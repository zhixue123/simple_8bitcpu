==> flow/design.v <==
module alu(clk,rst,en,operation,ac,alu_out);
input  clk;
input  rst;
input  en; 
input  [3:0] operation; 
input  [7:0] ac; 
output reg [7:0] alu_out; 
	parameter 
	MOVAC = 4'b0000, 
	MOVR  = 4'b0001, 
	ADD   = 4'b0010, 
	SUB   = 4'b0011, 
	INAC  = 4'b0100, 
	CLAC  = 4'b0101, 
	AND   = 4'b0110, 
	OR    = 4'b0111, 
	XOR   = 4'b1000, 
	NOT   = 4'b1001; 
	reg [7:0] r; 
	always@(posedge clk or negedge rst) begin
		if(!rst)begin
		   alu_out <= 8'b0000_0000;
			r<=8'b0000_0000;
		end else begin
			if (en) begin
				case(operation) 
                  MOVAC:begin
				    r<=ac;
					alu_out<=ac;
				  end
                  MOVR:begin
				    alu_out<=ac;
				  end
                  ADD:begin
		            alu_out<=ac+r;
				  end
                  SUB:begin
					alu_out<=ac-r;
				  end
                  INAC:begin
					alu_out<=ac+1;
				  end
				  CLAC:begin
					alu_out<=0;
				  end
				  AND:begin
				    alu_out<=ac&r;
				  end
				  OR:begin
				    alu_out<=ac|r;
				  end
				  XOR:begin
				    alu_out<=~ac^r;
				  end
				  NOT:begin
				    alu_out<=~ac;
				  end
				  default:begin
				    alu_out<=0;
				  end
				endcase  
			end
		end
	end
endmodule
# From RTL to reports: alu
# Tool output for the design above, in the order of the flow.
# Line numbers count from 1 in the design file above.
# Cell names lack the library's common part.
# The mark -- stands for no value.
# setup
design	alu
clk_port	clk
lib	sky130hd
pvt_corner	tt_025C_1v80

# After elaboration
# Yosys after proc, flatten, opt, wreduce and memory -nomap, before mapping. Enables and synchronous resets that opt folds into registers are not counted as muxes. Memory bits, and registers merged into a memory's read port (data or address), are not among the register bits. Print and check cells are not counted. Equal cells are merged and count once.
# word_totals
ff_bits	16
latch_bits	0
ram_bits	0
rom_bits	0
clocked_rd_ports_x_width	0
n_memories	0
in_bits	15
out_inout_bits	8
word_cells	21
# classes
addsub	3
multipliers	0
n_div	0
compare	0
n_eq	8
n_shift	0
n_mux	1
bitwise	4
n_reduce_logical	3
# op_table
op	count
case mux 8 bit (select 8 bit)	1
== test 4 x 3 -> 1 bit (second input constant)	3
== test 4 x 2 -> 1 bit (second input constant)	2
== test 4 bit (second input constant)	2
adder 8 x 1 -> 8 bit (second input constant)	1
adder 8 bit	1
subtractor 8 bit	1
bitwise AND 8 bit	1
bitwise OR 8 bit	1
XOR 8 bit	1
inverter 8 bit	1
== test 4 x 1 -> 1 bit (second input constant)	1
zero test 4 bit	1
AND reduction 2 bit	1
OR reduction 2 bit	1

# Depth
# Yosys ltp: most cells in a row. Word level: on the elaborated netlist, between registers, memories and ports. Mapped: between sequential cells and ports; inverters and the memories' decode and read muxes count.
# logic_depth
ltp_word	3
ABC_AREA	1
mapped_depth	18

# After synthesis
# Yosys stat after the flow's synthesis: flattened, memories mapped to cells. It holds for the ABC_AREA given above (unset counts as 0); a run with the other value may have another netlist.
# mapped
stdcells	246
area_um2	1726.7
sequential_area_um2	400.4
ffs	16
n_buf	2
# by_type
cell	count	type_area_um2
dfrtp_1	16	400.384
ha_1	26	325.312
nand2_1	59	221.462
o21ai_0	24	120.115
inv_1	29	108.854
nand3_1	21	105.101
o22ai_1	10	62.56
nor2_1	16	60.058
a21oi_1	8	40.038
nand2_2	5	31.28
fa_1	1	20.019
nand3_2	2	20.019
nor2_8	1	20.019
nor3_1	3	15.014
o211ai_1	2	15.014
o31ai_1	2	15.014
buf_6	1	11.261
inv_2	3	11.261
# Other cell types: 16; their cells: 17.

# Path before layout
# Source: OpenSTA report_checks on the synthesized netlist (no wires, ideal clock, input and output delay 20% of the period each), path of least setup slack; recovery checks are left aside. Register names are those of the netlist, which keeps one name where synthesis merged equal registers.
# synth_timing
path_kind	input-to-reg
from	input port operation[2]
to	register alu_out[7]
clock_period_ns	2.64
t_first_pin_ns	0.528
arrival_ns	2.139
slack_ns	0.385
delay_ns	1.727
path_stages	16
path_buffers	0
synth_period_reached_ns	2.255
# "delay_ns" = arrival - input delay + setup time.
# "path_stages": output pins that drive a net of the path, with the launching flip-flop's if there is one; two outputs of one cell count as two.
# "synth_period_reached_ns" is the clock period less the worst setup slack; recovery checks do not enter. This is arithmetic on one report: input and output delays are still those of the set period (20% each).
# The rows between start and end are the longest chain of elaborated cells between them; the timing report does not say that the signal goes this way. Where chains are equally long, one stands for them.
# Each line given opens the expression or statement behind the cell; cells for indexed reads and writes are added by Yosys, which also makes memories of some case tables.
# A register here has more assigning lines than the two given.
# synth_between
cell_sequence	inv_1 > nand2_4 > nor2_8 > a21oi_1 > a22oi_1 > inv_1 > ha_1 > nand3_1 > nand3_1 > nand2_1 > nand3_1 > nand3b_1 > nand3_1 > nand2_1 > nand2_1 > nand2_1
elab_chain_cells	3
# synth_lines
item	line_no	text
start, declared	5	input  [3:0] operation;
zero test 4 bit	26	case(operation)
OR reduction 2 bit	--
case mux 8 bit (select 8 bit)	26
end, assigned	29	alu_out<=ac;
end, assigned	32	alu_out<=ac;
end, declared	7	output reg [7:0] alu_out;

# Worst path after layout
# From the final timing report of record 1: the path of least setup slack in the routed layout; clock arrival at registers is part of the times.
# layout_timing
path_kind	input-to-reg
from	input port ac[0]
to	register alu_out[6]
clock_period_ns	3.92
t_first_pin_ns	0.78
arrival_ns	2.77
slack_ns	1.33
path_stages	12
path_buffers	1
# The rows between start and end are the longest chain of elaborated cells between them; the timing report does not say that the signal goes this way. Where chains are equally long, one stands for them.
# A register here has more assigning lines than the two given.
# layout_between
cell_sequence	clkdlybuf4s50_1 > ha_1 > inv_1 > fa_1 > inv_1 > nand4_1 > o211ai_1 > a21oi_1 > o21ai_0 > nand2_1 > nand2_1 > nand2_1
elab_chain_cells	2
# layout_lines
item	line_no	text
start, declared	6	input  [7:0] ac;
adder 8 x 1 -> 8 bit	41	alu_out<=ac+1;
case mux 8 bit (select 8 bit)	26	case(operation)
end, assigned	29	alu_out<=ac;
end, assigned	32	alu_out<=ac;
end, declared	7	output reg [7:0] alu_out;

# Module alu, platform sky130hd: 2 stored runs of the flow (Yosys, OpenROAD) with differing settings, in no particular order. Input and output delays are each 20% of the period that was set; the output load is 0.01 pF.
# "timing.achieved_period_ns" = clock period - worst setup slack. The figure is calculated, with input and output delays left at 20% of the set period.
# A setting shown as - is not set for that run.
name,record 1,record 2
period_ns,3.92,2.83
CORE_UTILIZATION,48,40
SETUP_SLACK_MARGIN,0.91,0.4
PLACE_DENSITY_LB_ADDON,0.29,-
CORE_MARGIN,6,2
CELL_PAD_IN_SITES_DETAIL_PLACEMENT,0,-
TNS_END_PERCENT,90,-
ABC_AREA,1,-
GPL_TIMING_DRIVEN,1,-
SLEW_MARGIN,5,20
CAP_MARGIN,20,20
timing.achieved_period_ns,2.594,2.607
ws_hold_ns,0.484,0.520
setup_worst_slack_ns,1.326,0.223
synthesis_area_um2,1726.7,1765.4
dieArea_um2,5180.4,4961.1
final_cell_area_um2,2088.2,2493.6
